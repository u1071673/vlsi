==> flow/design.v <==
module i2c (
input wire [15:0] data,  
input wire [6:0] addr,  
input wire clk,
input wire rst,
input wire start,
input wire two_bytes,  
input wire rw,  
input wire sda_in,
input wire scl_in,
output wire sda_out,
output wire scl_out,
output wire [15:0] read_data,  
output wire ready,
output wire got_acknowledge
);
localparam [7:0] STATE_IDLE = 8'd0, STATE_START = 8'd1, STATE_ADDR = 8'd2, STATE_RW = 8'd3, STATE_SLAVE_WACK = 8'd4, STATE_W_LSBYTE = 8'd5, STATE_W_MSBYTE = 8'd6, STATE_R_LSBYTE = 8'd7, STATE_R_MSBYTE = 8'd8, STATE_MASTER_WACK = 8'd9, STATE_STOP1 = 8'd10, STATE_STOP2 = 8'd11;
reg [15:0] latched_data;
reg [7:0] state, next_state, count, next_count;
reg [6:0] latched_addr;
reg latched_two_bytes;
reg scl_enable, next_scl_enable, sda_enable, next_sda_enable, latched_rw;
reg initialized;
reg slave_acknowledged;
wire sda_and_scl_high = (sda_in == 1'b1 || sda_out == 1'b1) && (scl_in == 1'b1 || scl_out == 1'b1);
assign sda_out = sda_enable ? 1'b0 : 1'b1;
assign scl_out = scl_enable && clk ? 1'b0 : 1'b1;
assign ready = (state == STATE_IDLE) && !(rst) && sda_and_scl_high;
assign read_data = latched_rw ? latched_data : 16'bxxxxxxxxxxxxxxxx;
assign got_acknowledge = slave_acknowledged;
always@(posedge clk or posedge rst)
begin
  if(rst) initialized <= 1'd0;
  else if (initialized)
  begin
    state <= next_state;
    count <= next_count;
    sda_enable <= next_sda_enable;
    scl_enable <= next_scl_enable;
    case(state)
      STATE_IDLE:
      begin
        latched_addr <= addr;
        latched_data <= data;
        latched_rw <= rw;
        latched_two_bytes <= two_bytes;
      end
      STATE_START:
      begin
        slave_acknowledged <= 1'b0;
      end
      STATE_W_MSBYTE, STATE_W_LSBYTE:
      begin
        latched_two_bytes <= 1'b0;
        slave_acknowledged <= 1'b1;
      end
      STATE_R_MSBYTE, STATE_R_LSBYTE:
      begin
        slave_acknowledged <= 1'b1;
        latched_data[count] <= (sda_in == 1'b1);
      end
      STATE_MASTER_WACK:
      begin
        latched_two_bytes <= 1'b0;
      end
      default:
      begin
      end
    endcase
  end
  else  
  begin
    state <= STATE_IDLE;
    count <= 8'd0;
    sda_enable <= 1'd0;
    scl_enable <= 1'd0;
    latched_addr <= 7'd0;
    latched_data <= 8'd0;
    latched_rw <= 1'd0;
    latched_two_bytes <= 1'd0;
    slave_acknowledged <= 1'd0;
    initialized <= 1'd1;
  end
end
always@(sda_in or state or start or count or latched_rw or latched_data or latched_addr or latched_two_bytes or sda_and_scl_high)
begin
  next_state = state;
  next_count = count;
  next_scl_enable = scl_enable;
  next_sda_enable = sda_enable;
  case(state)
    STATE_IDLE:
    begin
      if(start && sda_and_scl_high)
      begin
        next_state = STATE_START;
        next_sda_enable = 1'b1;
      end
      else next_state = STATE_IDLE;
    end
    STATE_START:
    begin
      next_state = STATE_ADDR;
      next_count = 8'd6;
      next_sda_enable = ~latched_addr[next_count];
      next_scl_enable = 1'b1;
    end
    STATE_ADDR:
    begin
      if(count == 0)
      begin
        next_state = STATE_RW;
        next_sda_enable = ~latched_rw;
      end
      else
      begin
        next_state = STATE_ADDR;
        next_count = count - 8'd1;
      next_sda_enable = ~latched_addr[next_count];  
    end
    next_scl_enable = 1'b1;
  end
  STATE_RW:
  begin
    next_state = STATE_SLAVE_WACK;
    next_scl_enable = 1'b1;
  end
  STATE_SLAVE_WACK:  
  begin
    next_scl_enable = 1'b1;
    if(sda_in == 1'b1)  
    begin
      next_state = STATE_STOP1;
      next_sda_enable = 1'b1;
      next_scl_enable = 1'b1;
    end
    else  
    begin
      if(latched_rw)  
      begin
        if(latched_two_bytes)
        begin
          next_state = STATE_R_MSBYTE;
          next_count = 8'd15;
        end
        else
        begin
          next_state = STATE_R_LSBYTE;
          next_count = 8'd7;
        end
      end
      else  
      begin
        if(latched_two_bytes)
        begin
          next_state = STATE_W_MSBYTE;
          next_count = 8'd15;
          next_sda_enable = ~latched_data[next_count];
        end
        else
        begin
          next_state = STATE_W_LSBYTE;
          next_count = 8'd7;
          next_sda_enable = ~latched_data[next_count];
        end
      end
    end
  end
  STATE_W_MSBYTE:
  begin
    if(count == 8)
    begin
      next_state = STATE_SLAVE_WACK;
    end
    else
    begin
      next_count = count - 8'd1;
      next_sda_enable = ~latched_data[next_count];
    end
    next_scl_enable = 1'b1;
  end
  STATE_W_LSBYTE:
  begin
    if(count == 0)
    begin
      next_state = STATE_SLAVE_WACK;
    end
    else
    begin
      next_count = count - 8'd1;
      next_sda_enable = ~latched_data[next_count];
    end
    next_scl_enable = 1'b1;
  end
  STATE_R_MSBYTE:
  begin
    if(count == 8)
    begin
      next_state = STATE_MASTER_WACK;  
      next_sda_enable = 1'b1;  
    end
    else next_count = count - 8'd1;
    next_scl_enable = 1'b1;
  end
  STATE_R_LSBYTE:
  begin
    if(count == 0) next_state = STATE_MASTER_WACK;  
    else next_count = count - 8'd1;
    next_scl_enable = 1'b1;
  end
  STATE_MASTER_WACK:
  begin
    next_scl_enable = 1'b1;
    if(latched_two_bytes)  
    begin
      next_state = STATE_R_LSBYTE;
      next_count = 8'd7;
    end
    else 
    begin
      next_sda_enable = 1'b1;
      next_scl_enable = 1'b0;  
      next_state = STATE_STOP1; 
    end
  end
  STATE_STOP1:
  begin
    next_sda_enable = 1'b1;  
    next_scl_enable = 1'b0;
    next_state = STATE_STOP2;
  end
  STATE_STOP2:
  begin
    next_sda_enable = 1'b0;  
    next_scl_enable = 1'b0;
    next_state = STATE_IDLE;  
  end
  default:
  begin
    next_scl_enable = 1'b0;
    next_sda_enable = 1'b0;
    next_state = STATE_IDLE;
  end
endcase
end
endmodule     
module i2c_control (
	input wire clk,
	input wire rst,
	input sda_in,
	input scl_in,
	output sda_out,
	output scl_out,
	output wire signed [7:0] solar_celcius,
	output wire signed [7:0] greenhouse_celcius,
	output wire signed [7:0] ambient_celcius,
	output wire signed [7:0] geothermal_celcius,
	output wire [15:0] n_lux,
	output wire [15:0] e_lux,
	output wire [15:0] s_lux,
	output wire [15:0] w_lux
	);
localparam [7:0] STATE_IDLE = 8'd0, STATE_IDLE_BUFFER = 8'd1, STATE_SOLAR = 8'd2, STATE_SOLAR_BUFFER = 8'd3, STATE_GREENHOUSE = 8'd4, STATE_GREENHOUSE_BUFFER = 8'd5, STATE_AMBIENT = 8'd6, STATE_AMBIENT_BUFFER = 8'd7, STATE_GEOTHERMAL = 8'd8, STATE_GEOTHERMAL_BUFFER = 8'd9, STATE_NORTH = 8'd10, STATE_NORTH_BUFFER = 8'd11, STATE_EAST = 8'd12, STATE_EAST_BUFFER = 8'd13, STATE_SOUTH = 8'd14, STATE_SOUTH_BUFFER = 8'd15, STATE_WEST = 8'd16, STATE_WEST_BUFFER = 8'd17;
wire [15:0] read_data;
wire ready;
wire [15:0] calulated_lux;
wire [15:0] lsb_size;
wire [11:0] fractional;
wire [3:0] exponent;
wire slave_acknowledged;
reg [15:0] next_write_data;
reg [7:0] next_state;
reg [6:0] next_slave_addr;
reg next_start;
reg next_rw;
reg next_two_bytes;
reg [15:0] write_data;
reg [15:0] latched_n_lux;
reg [15:0] latched_e_lux;
reg [15:0] latched_s_lux;
reg [15:0] latched_w_lux;
reg signed [8:0] latched_solar_celcius; 
reg signed [8:0] latched_greenhouse_celcius; 
reg signed [8:0] latched_ambient_celcius; 
reg signed [8:0] latched_geothermal_celcius; 
reg [7:0] state;
reg [6:0] slave_addr;
reg start;
reg two_bytes;
reg rw;
reg initialized;
assign exponent = read_data[15:12];
assign fractional = read_data[11:0];
assign lsb_size = (16'd1 << {12'd0, exponent}) / 16'd100;
assign calulated_lux = lsb_size * {4'd0, fractional};
assign solar_celcius = $signed(latched_solar_celcius[8:1]);
assign greenhouse_celcius = $signed(latched_greenhouse_celcius[8:1]);
assign ambient_celcius = $signed(latched_ambient_celcius[8:1]);
assign geothermal_celcius = $signed(latched_geothermal_celcius[8:1]);
assign n_lux = latched_n_lux;
assign e_lux = latched_e_lux;
assign s_lux = latched_s_lux;
assign w_lux = latched_w_lux;
i2c i2c_module(
	.data(write_data),  
	.addr(slave_addr),  
	.clk(clk),
	.rst(rst),
	.start(start),
	.two_bytes(two_bytes),  
	.rw(rw),  
	.sda_in(sda_in),
	.scl_in(scl_in),
	.sda_out(sda_out),
	.scl_out(scl_out),
	.read_data(read_data),  
	.ready(ready),
	.got_acknowledge(slave_acknowledged)
	);
always@(posedge clk or posedge rst)
begin
	if(rst) initialized <= 1'd0;
	else if (initialized)
	begin
		state <= next_state;
		start <= next_start;
		slave_addr <= next_slave_addr;
		rw <= next_rw;
		two_bytes <= next_two_bytes;
		write_data <= next_write_data;
		case(state)
			STATE_SOLAR:
			begin
				if(ready && slave_acknowledged) latched_solar_celcius <= $signed(read_data[15:7]);
			end
			STATE_GREENHOUSE:
			begin
				if(ready && slave_acknowledged) latched_greenhouse_celcius <=  $signed(read_data[15:7]);
			end
			STATE_AMBIENT:
			begin
				if(ready && slave_acknowledged) latched_ambient_celcius <=  $signed(read_data[15:7]);
			end
			STATE_GEOTHERMAL:
			begin
				if(ready && slave_acknowledged) latched_geothermal_celcius <=  $signed(read_data[15:7]);
			end
			STATE_NORTH:
			begin
				if(ready && slave_acknowledged) latched_n_lux <= calulated_lux;
			end
			STATE_EAST:
			begin
				if(ready && slave_acknowledged) latched_e_lux <= calulated_lux;
			end
			STATE_SOUTH:
			begin
				if(ready && slave_acknowledged) latched_s_lux <= calulated_lux;
			end
			STATE_WEST:
			begin
				if(ready && slave_acknowledged) latched_w_lux <= calulated_lux;
			end
		endcase
	end
  	else  
  	begin
  		state <= STATE_IDLE;
  		write_data <= 8'd0;
  		slave_addr <= 8'd0;
  		two_bytes <= 1'd0;
latched_solar_celcius <= 9'sd0;
latched_greenhouse_celcius <= 9'sd0;
latched_ambient_celcius <= 9'sd0;
latched_geothermal_celcius <= 9'sd0;
latched_n_lux <= 16'd0;
latched_e_lux <= 16'd0;
latched_s_lux <= 16'd0;
latched_w_lux <= 16'd0;
rw <= 1'd0;
start <= 1'd0;
initialized <= 1'd1;
end
end
always@(state or ready)
begin
	next_start = 1'd0;
	next_slave_addr = 7'd0;
	next_rw = 1'd0;
	next_two_bytes = 1'd0;
	next_write_data = 8'd0;  
	next_state = STATE_IDLE;
	case(state)
		STATE_IDLE:
		begin
			if(ready)
			begin 
				next_state = STATE_IDLE_BUFFER;
				next_slave_addr = 7'b1001000;
				next_start = 1'd1;
			end
			else 
			begin
				next_state = STATE_IDLE;
			end
		next_rw = 1'd1;  
		next_two_bytes = 1'd1;
	end
	STATE_IDLE_BUFFER:
	begin
		next_state = STATE_SOLAR;
		next_slave_addr = 7'b1001000;
	       next_rw = 1'd1;  
	       next_two_bytes = 1'd1;
	   end
	   STATE_SOLAR:
	   begin
	   	if(ready) 
	   	begin 
	   		next_state = STATE_SOLAR_BUFFER;
	   		next_slave_addr = 7'b1001001;
	   		next_start = 1'd1;
	   	end
	   	else 
	   	begin
	   		next_state = STATE_SOLAR;
	   		next_slave_addr = 7'b1001000;
	   	end
		next_rw = 1'd1;  
		next_two_bytes = 1'd1;
	end
	STATE_SOLAR_BUFFER:
	begin
		next_state = STATE_GREENHOUSE;
		next_slave_addr = 7'b1001001;
	       next_rw = 1'd1;  
	       next_two_bytes = 1'd1;
	   end
	   STATE_GREENHOUSE:
	   begin
	   	if(ready) 
	   	begin 
	   		next_state = STATE_GREENHOUSE_BUFFER;
	   		next_slave_addr = 7'b1001010;
	   		next_start = 1'd1;
	   	end
	   	else 
	   	begin
	   		next_state = STATE_GREENHOUSE;
	   		next_slave_addr = 7'b1001001;
	   	end
		next_rw = 1'd1;  
		next_two_bytes = 1'd1;
	end
	STATE_GREENHOUSE_BUFFER:
	begin
		next_state = STATE_AMBIENT;
		next_slave_addr = 7'b1001010;
	       next_rw = 1'd1;  
	       next_two_bytes = 1'd1;
	   end
	   STATE_AMBIENT:
	   begin
	   	if(ready) 
	   	begin 
	   		next_state = STATE_AMBIENT_BUFFER;
	   		next_slave_addr = 7'b1001011;
	   		next_start = 1'd1;
	   	end
	   	else
	   	begin
	   		next_state = STATE_AMBIENT;
	   		next_slave_addr = 7'b1001010;
	   	end
		next_rw = 1'd1;  
		next_two_bytes = 1'd1;
	end
	STATE_AMBIENT_BUFFER:
	begin
		next_state = STATE_GEOTHERMAL;
		next_slave_addr = 7'b1001011;
	       next_rw = 1'd1;  
	       next_two_bytes = 1'd1;
	   end
	   STATE_GEOTHERMAL:
	   begin
	   	if(ready) 
	   	begin 
	   		next_state = STATE_GEOTHERMAL_BUFFER;
	   		next_slave_addr = 7'b1000100;
	   		next_start = 1'd1;
	   	end
	   	else 
	   	begin 
	   		next_state = STATE_GEOTHERMAL;
	   		next_slave_addr = 7'b1001011;
	   	end
		next_rw = 1'd1;  
		next_two_bytes = 1'd1;
	end
	STATE_GEOTHERMAL_BUFFER:
	begin
		next_state = STATE_NORTH;
		next_slave_addr = 7'b1000100;
	       next_rw = 1'd1;  
	       next_two_bytes = 1'd1;
	   end
	   STATE_NORTH:
	   begin
	   	if(ready) 
	   	begin 
	   		next_state = STATE_NORTH_BUFFER;
	   		next_slave_addr = 7'b1000101;
	   		next_start = 1'd1;
	   	end
	   	else 
	   	begin	
	   		next_state = STATE_NORTH;
	   		next_slave_addr = 7'b1000100;
	   	end
		next_rw = 1'd1;  
		next_two_bytes = 1'd1;
	end
	STATE_NORTH_BUFFER:
	begin
		next_state = STATE_EAST;
		next_slave_addr = 7'b1000101;
	       next_rw = 1'd1;  
	       next_two_bytes = 1'd1;
	   end
	   STATE_EAST:
	   begin
	   	if(ready) 
	   	begin 
	   		next_state = STATE_EAST_BUFFER;
	   		next_slave_addr = 7'b1000110;
	   		next_start = 1'd1;
	   	end
	   	else 
	   	begin
	   		next_state = STATE_EAST;
	   		next_slave_addr = 7'b1000101;
	   	end
		next_rw = 1'd1;  
		next_two_bytes = 1'd1;
	end
	STATE_EAST_BUFFER:
	begin
		next_state = STATE_SOUTH;
		next_slave_addr = 7'b1000110;
	       next_rw = 1'd1;  
	       next_two_bytes = 1'd1;
	   end
	   STATE_SOUTH:
	   begin
	   	if(ready) 
	   	begin 
	   		next_state = STATE_SOUTH_BUFFER;
	   		next_slave_addr = 7'b1000111;
	   		next_start = 1'd1;
	   	end
	   	else 
	   	begin	
	   		next_state = STATE_SOUTH;
	   		next_slave_addr = 7'b1000110;
	   	end
		next_rw = 1'd1;  
		next_two_bytes = 1'd1;
	end
	STATE_SOUTH_BUFFER:
	begin
		next_state = STATE_WEST;
		next_slave_addr = 7'b1000111;
	      next_rw = 1'd1;  
	      next_two_bytes = 1'd1;
	  end
	  STATE_WEST:
	  begin
	  	if(ready) 
	  	begin 
	  		next_state = STATE_WEST_BUFFER;
	  	end
	  	else 
	  	begin	
	  		next_state = STATE_WEST;
	  		next_slave_addr = 7'b1000111;
	  	end 
	  end
	  STATE_WEST_BUFFER:
	  begin
	  	next_state = STATE_IDLE;
	  end
	endcase
end
endmodule 
[Tool chain data of i2c_control]
The steps from the RTL of i2c_control to its reports follow in flow order.
Lines are those of the file above, counted from 1.
Library cell names are shortened.
A cell with n/a has no value.
Set-up
  top: i2c_control
  clock: clk
  cell library: sky130hd
  timing corner: tt_025C_1v80

[Word level]
Counts by Yosys on the flattened word-level netlist (proc, flatten, opt, wreduce; memories kept). Register bits leave out memories and registers merged into their read ports (data or address). Print and check cells are left out.
Word-level totals
  output and inout port bits: 98
  cells after elaboration: 203
  bits in registers: 162
  bits of input ports: 4
Operators by class
  multiply operators: 1
  shifts and indexed selects: 5
  reduce/logical cells: 38
  bitwise gates (word level): 10
  equal/unequal tests: 54
  div/mod/pow operators: 1
  $add $sub $neg: 2
  muxes and demuxes: 70
Operator list (count)
  16-bit by 12-bit multiplier with 16-bit output: 1
  7-bit parallel mux with 17-bit select: 1
  16-bit by 7-bit divider with 16-bit output with constant B: 1
  8-bit by 4-bit equality test with 1-bit output with constant B: 12
  16-bit two-way mux: 6
  8-bit parallel mux with 11-bit select: 1
  5-bit parallel mux with 17-bit select: 1
  8-bit two-way mux: 10
  8-bit by 3-bit equality test with 1-bit output with constant B: 8
  9-bit two-way mux: 5
  8-bit parallel mux with 5-bit select: 1
  8-bit by 2-bit equality test with 1-bit output with constant B: 4
  16-bit parallel mux with 2-bit select: 1
  1-bit two-way mux: 30
  3-bit AND reduction: 8
  8-bit logical NOT: 3
  3-bit by 2-bit != test with 1-bit output with constant B: 7
  7-bit two-way mux: 3
  2-bit by 1-bit != test with 1-bit output with constant B: 10
  1-bit by 4-bit left shift with 16-bit output with constant A: 1
  1-bit by 9-bit variable shift with 16-bit output: 1
  1-bit by 9-bit variable shift with 16-bit output with constant A: 1
  16-bit AND: 1
  16-bit OR: 1
  16-bit by 8-bit indexed select with 1-bit output: 1
  16-bit NOT: 1
  16-bit OR reduction: 1
  8-bit by 1-bit equality test with 1-bit output with constant B: 2
Not listed: further kinds 26, cells in them 58.

[Logic depth]
Yosys ltp: most cells in a row. Word level: on the elaborated netlist, between registers, memories and ports. Mapped: between sequential cells and ports; inverters and the memories' decode and read muxes count.
Logic depth
  word-level depth: 8
  ABC_AREA: 0
  gate-level depth with buffers: 22
  gate-level depth less buffers: 20

[Synthesis result]
The flow's flattened synthesis, as Yosys stat reports it; memories are mapped. The netlist is that of the ABC_AREA named above (0 if unset); the other value can give another one.
Cells by type
  edfxtp_1: count 137, total area 4.11E+03 um^2
  fa_1: count 67, total area 1.34E+03 um^2
  dfxtp_1: count 30, total area 600.576 um^2
  ha_1: count 38, total area 475.456 um^2
  inv_1: count 116, total area 435.418 um^2
  nand2_1: count 99, total area 371.606 um^2
  and2_1: count 52, total area 325.312 um^2
  mux2i_1: count 23, total area 230.221 um^2
  nor2_1: count 61, total area 228.97 um^2
  clkbuf_1: count 32, total area 120.115 um^2
  a21oi_1: count 23, total area 115.11 um^2
  xnor2_1: count 12, total area 105.101 um^2
  a21o_1: count 12, total area 90.086 um^2
  a22o_1: count 10, total area 87.584 um^2
  nor3_1: count 17, total area 85.082 um^2
  o21ai_0: count 17, total area 85.082 um^2
  a22oi_1: count 9, total area 67.565 um^2
  nor4_1: count 9, total area 56.304 um^2
Not listed: further types 49, cells in them 134.
Mapped netlist
  buffers: 47
  flip-flop cells: 168
  area of sequential cells: 4739.5 um^2
  synthesis area: 10052.1 um^2
  mapped cells: 898
The figures by module come from a second, unflattened synthesis with its own total; it is not the netlist above.
Unflattened totals
  cells (unflattened synthesis): 965
  area (unflattened synthesis): 10511.3 um^2
Rows give one instance, submodules left out.
By module
  i2c_control: area 7332.0 um^2, sequential area 3478.3 um^2, instances 1, cells 639
  i2c: area 3179.3 um^2, sequential area 1346.3 um^2, instances 1, cells 326

Appendix: measured runs

Module i2c_control, platform sky130hd: 2 stored runs of the flow (Yosys, OpenROAD) with differing settings, in no particular order. Input and output delays are each 20% of the period that was set; the output load is 0.01 pF.
By "finish__power__total" is meant OpenSTA's value without simulated activity: inputs other than the clock are taken to toggle once in ten clock periods, and the tool carries that through the logic.

Flow files of run 1
==> flow/run.sh <==
#!/bin/bash
# the make line also repeats the synthesis and layout settings of config.mk as NAME=value (left out here)
make -C /OpenROAD-flow-scripts/flow DESIGN_CONFIG=/design/flow/config.mk WORK_HOME=/design/flow/orfs CLKGATE_MAP_FILE= finish
==> flow/config.mk <==
export PLATFORM = sky130hd
export DESIGN_NAME = i2c_control
export DESIGN_NICKNAME = i2c_control
export VERILOG_FILES = /design/flow/design.v
export SDC_FILE = /design/flow/constraint.sdc
export NUM_CORES = 4
export LEC_CHECK = 0
export CAP_MARGIN = 20
export CORE_MARGIN = 2
export CORE_UTILIZATION = 48
export SLEW_MARGIN = 20
==> flow/constraint.sdc <==
create_clock -name core_clock -period 6.04 [get_ports {clk}]
set_input_delay 1.2080 -clock core_clock [delete_from_list [all_inputs] [get_ports {clk}]]
set_output_delay 1.2080 -clock core_clock [all_outputs]
set_load 0.01 [all_outputs]

report of run 1
yosys chip area after synthesis (um^2): 10052.1
finish__design__die__area: 22116.2
finish__design__instance__area__stdcell: 13670.6
finish__design__instance__utilization: 0.6713
finish__timing__setup__ws: 0.149
finish__timing__setup__tns: 0.000
finish__timing__hold__ws: 0.462
finish__power__total: 3.913e-03

Flow files of run 2
==> flow/run.sh <==
#!/bin/bash
# the make line also repeats the synthesis and layout settings of config.mk as NAME=value (left out here)
make -C /OpenROAD-flow-scripts/flow DESIGN_CONFIG=/design/flow/config.mk WORK_HOME=/design/flow/orfs CLKGATE_MAP_FILE= finish
==> flow/config.mk <==
export PLATFORM = sky130hd
export DESIGN_NAME = i2c_control
export DESIGN_NICKNAME = i2c_control
export VERILOG_FILES = /design/flow/design.v
export SDC_FILE = /design/flow/constraint.sdc
export NUM_CORES = 4
export LEC_CHECK = 0
export CAP_MARGIN = 10
export CELL_PAD_IN_SITES_DETAIL_PLACEMENT = 1
export CORE_MARGIN = 2
export CORE_UTILIZATION = 50
export CTS_CLUSTER_DIAMETER = 227
export GPL_ROUTABILITY_DRIVEN = 1
export HOLD_SLACK_MARGIN = 0.21
export PLACE_DENSITY_LB_ADDON = 0.05
export SETUP_SLACK_MARGIN = 1.52
export SLEW_MARGIN = 20
export TNS_END_PERCENT = 50
==> flow/constraint.sdc <==
create_clock -name core_clock -period 5.5 [get_ports {clk}]
set_input_delay 1.1000 -clock core_clock [delete_from_list [all_inputs] [get_ports {clk}]]
set_output_delay 1.1000 -clock core_clock [all_outputs]
set_load 0.01 [all_outputs]

report of run 2: did not finish, cts, tool error
