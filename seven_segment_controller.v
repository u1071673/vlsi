==> flow/design.v <==
module bcd 
#(
parameter N = 8
)
(
	input wire clk,
	input wire rst,
	input wire signed [N-1:0] binary,
	output wire sign,
	output wire [3:0] hundreds,
	output wire [3:0] tens,
	output wire [3:0] ones,
	output wire data_ready
);
localparam [3:0] STATE_START = 3'd0, STATE_WORK = 3'd1, STATE_READY = 3'd2;
reg [N-1:0] latched_binary;
reg [3:0] state, next_state;
reg [4:0] count, next_count;
reg [3:0] h, next_h;
reg [3:0] t, next_t;
reg [3:0] o, next_o;
reg initialized;
wire [N-1:0] abs_binary;
assign sign = latched_binary[N-1];
assign abs_binary = sign ? ~latched_binary + {{(N-1){1'b0}},1'b1} : latched_binary;  
assign hundreds = h;
assign tens = t;
assign ones = o;
assign data_ready = state == STATE_READY;
always@(posedge clk or posedge rst)
begin
	if(rst) initialized <= 1'd0;
	else if(initialized)
	begin
		state <= next_state;
		count <= next_count;
		h <= next_h;
		t <= next_t;
		o <= next_o;
		if(state == STATE_START) latched_binary <= $unsigned(binary);
	end
	else 
	begin
		state <= STATE_START;
		count <= 5'd0;
		latched_binary <= {N{1'b0}};
		h <= 4'd0;
		t <= 4'd0;
		o <= 4'd0;
		initialized <= 1'd1;
	end
end
always@(state or abs_binary or latched_binary or binary or count or h or t or o)
begin
	next_state = state;
	next_count = count;
	next_h = h;
	next_t = t;
	next_o = t;
	case(state)
		STATE_START:
		begin
			next_state = STATE_WORK;
			next_count = N;
			next_h = 4'd0;
			next_t = 4'd0;
			next_o = 4'd0;
		end
		STATE_WORK:
		begin
			if(count == 5'd0) next_state = STATE_READY;
			else 
			begin
				next_state = STATE_WORK;
				next_count = count - 5'd1;
				if(h >= 4'd5) next_h = h + 3;
				else next_h = h;
				if(t >= 4'd5) next_t = t + 3;
				else next_t = t;
				if(o >= 4'd5) next_o = o + 3;
				else next_o = o;
				next_h = next_h << 1;
				next_h[0] = next_t[3];
				next_t = next_t << 1;
				next_t[0] = next_o[3];
				next_o = next_o << 1;
				next_o[0] = abs_binary[next_count];
			end
		end
		STATE_READY:
		begin
			if(latched_binary != $unsigned(binary)) next_state = STATE_START;
			else next_state = STATE_READY;
			next_count = 5'd0;
			next_h = h;
			next_t = t;
			next_o = o;
		end
		default:
		begin
			next_state = STATE_START;
			next_count = 5'd0;
			next_h = 4'd0;
			next_t = 4'd0;
			next_o = 4'd0;
		end
	endcase
end
endmodule  
module seven_segment(
	input [3:0] binary,  
	output a,
	output b,
	output c,
	output d,
	output e,
	output f,
	output g
);
wire A;
wire B;
wire C;
wire D;
wire A_BAR;
wire B_BAR;
wire C_BAR;
wire D_BAR;
assign A = binary[3];
assign B = binary[2];
assign C = binary[1];
assign D = binary[0];
assign A_BAR = ~A;
assign B_BAR = ~B;
assign C_BAR = ~C;
assign D_BAR = ~D;
assign a = A | C | (B & D) | (B_BAR & D_BAR);
assign b = B_BAR | (C_BAR & D_BAR) | (C & D);
assign c = B | C_BAR | D;
assign d = (B_BAR & D_BAR) | (C & D_BAR) | (B & C_BAR & D) | (B_BAR & C) | A;
assign e = (B_BAR & D_BAR) | (C & D_BAR);
assign f = A | (C_BAR & D_BAR) | (B & C_BAR) | (B & D_BAR);
assign g = (B_BAR & C) | (C & D_BAR) | (B & C_BAR) | (B & C_BAR) | A;
endmodule
module seven_segment_controller (
	input clk,
	input rst,
	input signed [7:0] binary,  
	output anode0_en,
	output anode1_en,
	output anode2_en,
	output anode3_en,
	output a_out,
	output b_out,
	output c_out,
	output d_out,
	output e_out,
	output f_out,
	output g_out
	);
localparam [2:0] STATE_DIGIT1_EN = 4'd0, STATE_DIGIT2_EN = 4'd1, STATE_DIGIT3_EN = 4'd2, STATE_DIGIT4_EN = 4'd3;
reg [1:0] state, next_state;
reg [19:0] count;
reg [3:0] latched_bcd, next_bcd;
reg initialized;
reg latched_anode0_en, next_anode0_en;
reg latched_anode1_en, next_anode1_en;
reg latched_anode2_en, next_anode2_en;
reg latched_anode3_en, next_anode3_en;
wire [3:0] bcd_to_display, hundreds, tens, ones;
wire sign;
wire bcd_ready;
wire a, b, c, d, e, f, g;
assign anode0_en = latched_anode0_en;
assign anode1_en = latched_anode1_en;
assign anode2_en = latched_anode2_en;
assign anode3_en = latched_anode3_en;
assign bcd_to_display = latched_bcd;
assign a_out = (state == STATE_DIGIT1_EN) ? 1'b0 : a;
assign b_out = (state == STATE_DIGIT1_EN) ? 1'b0 : b;
assign c_out = (state == STATE_DIGIT1_EN) ? 1'b0 : c;
assign d_out = (state == STATE_DIGIT1_EN) ? 1'b0 : d;
assign e_out = (state == STATE_DIGIT1_EN) ? 1'b0 : e;
assign f_out = (state == STATE_DIGIT1_EN) ? 1'b0 : f;
assign g_out = (state == STATE_DIGIT1_EN) ? sign : g;
bcd #(.N(8)) bcd_module(
	.clk(clk),
	.rst(rst),
	.binary(binary),
	.sign(sign),
	.hundreds(hundreds),
	.tens(tens),
	.ones(ones),
	.data_ready(bcd_ready)
	);
seven_segment sev_seg(
	.binary(bcd_to_display),
	.a(a),
	.b(b),
	.c(c),
	.d(d),
	.e(e),
	.f(f),
	.g(g)
	);
always@(posedge clk or posedge rst)
begin
	if(rst) initialized <= 1'd0;
	else if(initialized)
	begin
		state <= next_state;
		count <= count + 20'd1;  
		latched_anode0_en <= next_anode0_en;
		latched_anode1_en <= next_anode1_en;
		latched_anode2_en <= next_anode2_en;
		latched_anode3_en <= next_anode3_en;
		latched_bcd <= next_bcd;
	end
	else 
	begin
		state <= STATE_DIGIT1_EN;
		count <= 5'd0;
		latched_anode0_en <= 1'b1;
		latched_anode1_en <= 1'b1;
		latched_anode2_en <= 1'b1;
		latched_anode3_en <= 1'b1;
		latched_bcd <= 4'b0;
		initialized <= 1'd1;
	end
end
always@(state or count)
begin
	next_state = count[19:18];
	next_anode0_en = 1'b1;
	next_anode1_en = 1'b1;
	next_anode2_en = 1'b1;
	next_anode3_en = 1'b1;
	next_bcd = 4'd0;
	case (state)
		STATE_DIGIT1_EN:
		begin
			next_anode3_en = 1'b0; 
		end
		STATE_DIGIT2_EN:
		begin
			next_anode2_en = 1'b0;
			next_bcd = hundreds;
		end
		STATE_DIGIT3_EN:
		begin
			next_anode1_en = 1'b0;
			next_bcd = tens;
		end
		STATE_DIGIT4_EN:
		begin
			next_anode0_en = 1'b0;
			next_bcd = ones;
		end
		default :  ;
	endcase
end
endmodule
# [Step by step through the tools: seven_segment_controller]
# Tool output for the design above, in the order of the flow.
# Line numbers count from 1 in the design file above.
# Operators: Yosys type, input widths -> output width; for muxes data width and select width s.
# The mark - stands for no value.
[design] top="seven_segment_controller" clk_port="clk" lib="sky130hd" pvt_corner="tt_025C_1v80"

# [Word-level counts]
# Counts by Yosys on the flattened word-level netlist (proc, flatten, opt, wreduce; memories kept). Register bits leave out memories and registers merged into their read ports (data or address). Print and check cells are left out. Cells with the same type and inputs are merged into one.
[op_classes] add_sub_neg=6 n_mul=0 div=0 cmp=3 eq_ne=9 shift=1 muxes=31 n_logic=32 reduce_logical=11
[ops] operator="$pmux 4 s2" count=3
[ops] operator="$add 20x1->20 const B" count=1
[ops] operator="$or 1x1->1" count=18
[ops] operator="$pmux 4 s4" count=1
[ops] operator="$mux 8" count=2
[ops] operator="$reduce_or 3->1" count=4
[ops] operator="$ge 4x3->1 const B" count=3
[ops] operator="$pmux 4 s3" count=1
[ops] operator="$mux 3" count=4
[ops] operator="$pmux 5 s2" count=1
[ops] operator="$mux 1" count=10
[ops] operator="$and 1x1->1" count=9
[ops] operator="$add 4x2->4 const B" count=2
[ops] operator="$add 8x1->8 const B" count=1
[ops] operator="$shiftx 8x5->1" count=1
[ops] operator="$ne 8x8->1" count=1
[ops] operator="$not 8->8" count=1
[ops] operator="$mux 4" count=2
[ops] operator="$pmux 1 s2" count=4
[ops] operator="$reduce_and 2->1" count=3
[ops] operator="$sub 5x1->5 const B" count=1
[ops] operator="$logic_not 5->1" count=1
[ops] operator="$mux 5" count=1
[ops] operator="$not 1->1" count=4
[ops] operator="$eq 2x2->1 const B" count=2
[ops] operator="$ne 2x2->1 const B" count=2
[ops] operator="$eq 4x1->1 const B" count=1
[ops] operator="$eq 4x2->1 const B" count=1
# Not listed: further kinds 7, cells in them 8.
[bits] register_bits=60 latch_bits=0 ramBits=0 rom_bits=0 clocked_rd_ports_x_width=0 n_memories=0 input_bits=10 out_inout_bits=11 word_cells=107

# [Depth]
# Depth = most cells in a row (Yosys ltp): at word level without a register or memory, in the mapped netlist without a sequential cell, where the memories' decode and read muxes count.
[depth] ltp_word=7 ABC_AREA=0 depth_mapped=9 depth_no_buf=7

# [Synthesis result]
# The flow's flattened synthesis, as Yosys stat reports it; memories are mapped. The netlist is that of the ABC_AREA named above (0 if unset); the other value can give another one.
# Totals and module areas in this step are rounded.
[types] cell="sky130_fd_sc_hd__edfxtp_1" count=55 area_total_um2=1.65E+03
[types] cell="sky130_fd_sc_hd__xnor2_1" count=25 area_total_um2=218.96
[types] cell="sky130_fd_sc_hd__and2_1" count=27 area_total_um2=168.912
[types] cell="sky130_fd_sc_hd__ha_1" count=9 area_total_um2=112.608
[types] cell="sky130_fd_sc_hd__nor2_1" count=27 area_total_um2=101.347
[types] cell="sky130_fd_sc_hd__a21oi_1" count=20 area_total_um2=100.096
[types] cell="sky130_fd_sc_hd__xor2_1" count=11 area_total_um2=96.342
[types] cell="sky130_fd_sc_hd__nand2_1" count=21 area_total_um2=78.826
[types] cell="sky130_fd_sc_hd__nor2b_1" count=10 area_total_um2=62.56
[types] cell="sky130_fd_sc_hd__dfxtp_1" count=3 area_total_um2=60.058
[types] cell="sky130_fd_sc_hd__o21ai_0" count=12 area_total_um2=60.058
[types] cell="sky130_fd_sc_hd__inv_1" count=15 area_total_um2=56.304
[types] cell="sky130_fd_sc_hd__nand3_1" count=11 area_total_um2=55.053
[types] cell="sky130_fd_sc_hd__nor3_1" count=9 area_total_um2=45.043
[types] cell="sky130_fd_sc_hd__nand4_1" count=7 area_total_um2=43.792
[types] cell="sky130_fd_sc_hd__mux2i_1" count=4 area_total_um2=40.038
[types] cell="sky130_fd_sc_hd__a22oi_1" count=5 area_total_um2=37.536
[types] cell="sky130_fd_sc_hd__clkbuf_1" count=10 area_total_um2=37.536
# Not listed: further types 30, cells in them 52.
[synth_totals] cell_count=333 mapped_area_mm2=0.00344 sequential_area_mm2=0.00174 ffs=59 n_buf=16
# The figures by module come from a second, unflattened synthesis with its own total; it is not the netlist above.
[unflattened] cells_unflattened=340 area_unflattened_mm2=0.00349
# Each row is one instance without its submodules.
[modules] mod="bcd #(N=8)" instances=1 n_cells=181 area_mm2=0.00177 seq_area_mm2=0.000836
[modules] mod="seven_segment_controller" instances=1 n_cells=140 area_mm2=0.0016 seq_area_mm2=0.000926
[modules] mod="seven_segment" instances=1 n_cells=19 area_mm2=0.000121 seq_area_mm2=0

# [Timing after synthesis]
# Path of least setup slack by OpenSTA after synthesis, without wires, with an ideal clock, recovery checks aside; 20% of the period is set as input and as output delay. Where synthesis merged equal registers, the netlist keeps one of their names.
[synth_path] kind="register -> register" start="register bcd_module.count[0]" end="register bcd_module.o[0]" clock_period_ns=2.13 arrival_time_ns=1.782 required_time_ns=1.869 setup_slack_ns=0.087 path_delay_ns=2.043 driving_pins=10 n_path_buf=2 period_less_setup_slack_ns=2.043
# "path_delay_ns" = arrival - input delay + setup time.
# "driving_pins" counts driving pins, that of a launching flip-flop among them; a cell with two outputs on the path counts twice.
# "period_less_setup_slack_ns" is the clock period less the worst setup slack; recovery checks do not enter. This is arithmetic on one report: input and output delays are still those of the set period (20% each).
# Between the ends stands the longest chain of elaborated cells between them, by number of cells; it is not shown to be the way that was timed. Of several equally long chains one is given.
# Each line given opens the expression or statement behind the cell; cells for indexed reads and writes are added by Yosys, which also makes memories of some case tables.
[synth_between] path_cell_list="sky130_fd_sc_hd__edfxtp_1 sky130_fd_sc_hd__buf_2 sky130_fd_sc_hd__inv_1 sky130_fd_sc_hd__ha_1 sky130_fd_sc_hd__nand2b_1 sky130_fd_sc_hd__or3_1 sky130_fd_sc_hd__buf_6 sky130_fd_sc_hd__o221ai_2 sky130_fd_sc_hd__a21oi_1 sky130_fd_sc_hd__a221o_1" elab_chain_cells=4 cone_cells=5 cone_lines=4 cone_classes="add/sub (1); shift (1); mux (2); reduce/logical (1)"
[synth_lines] element="start, declared" line_no=18 rtl="reg [4:0] count, next_count;"
[synth_lines] element="start, assigned" line_no=36 rtl="count <= next_count;"
[synth_lines] element="start, assigned" line_no=45 rtl="count <= 5'd0;"
[synth_lines] element="$sub 5x1->5" line_no=75 rtl="next_count = count - 5'd1;"
[synth_lines] element="$shiftx 8x5->1" line_no=87 rtl="next_o[0] = abs_binary[next_count];"
[synth_lines] element="$mux 1" line_no=71 rtl="if(count == 5'd0) next_state = STATE_READY;"
[synth_lines] element="$pmux 4 s2" line_no=60 rtl="case(state)"
[synth_lines] element="end, assigned" line_no=39 rtl="o <= next_o;"
[synth_lines] element="end, assigned" line_no=49 rtl="o <= 4'd0;"
[synth_lines] element="end, declared" line_no=21 rtl="reg [3:0] o, next_o;"

# [Path in the finished layout]
# From the final timing report of run 2: the path of least setup slack in the routed layout; clock arrival at registers is part of the times.
[layout_path] kind="register -> output" start="register latched_bcd[0]" end="output c_out" clock_period_ns=2.16 out_delay_ns=0.43 arrival_time_ns=1.58 required_time_ns=1.73 setup_slack_ns=0.15 driving_pins=6 n_path_buf=3
# Between the ends stands the longest chain of elaborated cells between them, by number of cells; it is not shown to be the way that was timed. Of several equally long chains one is given.
[layout_between] path_cell_list="sky130_fd_sc_hd__edfxtp_1 sky130_fd_sc_hd__buf_4 sky130_fd_sc_hd__buf_4 sky130_fd_sc_hd__nor2_1 sky130_fd_sc_hd__a21oi_1 sky130_fd_sc_hd__dlygate4sd2_1" elab_chain_cells=2 cone_cells=2 cone_lines=2 cone_classes="mux (1); logic (1)"
[layout_lines] element="start, declared" line_no=163 rtl="reg [3:0] latched_bcd, next_bcd;"
[layout_lines] element="start, assigned" line_no=216 rtl="latched_bcd <= next_bcd;"
[layout_lines] element="start, assigned" line_no=226 rtl="latched_bcd <= 4'b0;"
[layout_lines] element="$or 1x1->1" line_no=138 rtl="assign c = B | C_BAR | D;"
[layout_lines] element="$mux 1" line_no=180 rtl="assign c_out = (state == STATE_DIGIT1_EN) ? 1'b0 : c;"
[layout_lines] element="end, declared" line_no=154 rtl="output c_out,"

# seven_segment_controller through Yosys and OpenROAD on sky130hd: 2 stored runs, unordered, with their settings and measured results. The constraints put input and output delay at 20% of the set period each and load the outputs with 0.01 pF.
# By "timing.achieved_period_ns" is meant the clock period of the run minus its worst setup slack. This is arithmetic on one report: input and output delays are still those of the set period (20% each).
# "critical_path_time_ns": the worst setup path's part of the clock period (all of it between registers, 20% less for each end at a port) less its slack. A launch clock that arrives late makes it longer, a capture clock that arrives late makes it shorter.
# "final_power_mw" is the tool's figure for a default switching activity; nothing was simulated.
# Values from the reports are rounded here.
run="run 1" settings period_ns=1.21 CORE_UTILIZATION=53 SETUP_SLACK_MARGIN=-0.1 PLACE_DENSITY=0.61 CELL_PAD_IN_SITES_GLOBAL_PLACEMENT=0 CELL_PAD_IN_SITES_DETAIL_PLACEMENT=1 TNS_END_PERCENT=5 ABC_AREA=0 GPL_TIMING_DRIVEN=1 CTS_CLUSTER_SIZE=11 CAP_MARGIN=5 SLEW_MARGIN=20 CORE_MARGIN=2
run="run 1" outcome="stopped before the end: clock tree synthesis reported DPL-0033"
run="run 2" settings period_ns=2.16 CORE_UTILIZATION=32 CAP_MARGIN=20 CORE_MARGIN=2 SLEW_MARGIN=20
run="run 2" results die_mm2=0.0116 timing.achieved_period_ns=2.010 final_power_mw=3.10 ws_hold_ns=0.498 util_pct=40.4 critical_path_time_ns=1.58 path_kind="register -> output" synthesis_area_mm2=0.00344 worst_setup_slack_ns=0.150 post_route_stdcell_area_mm2=0.00419
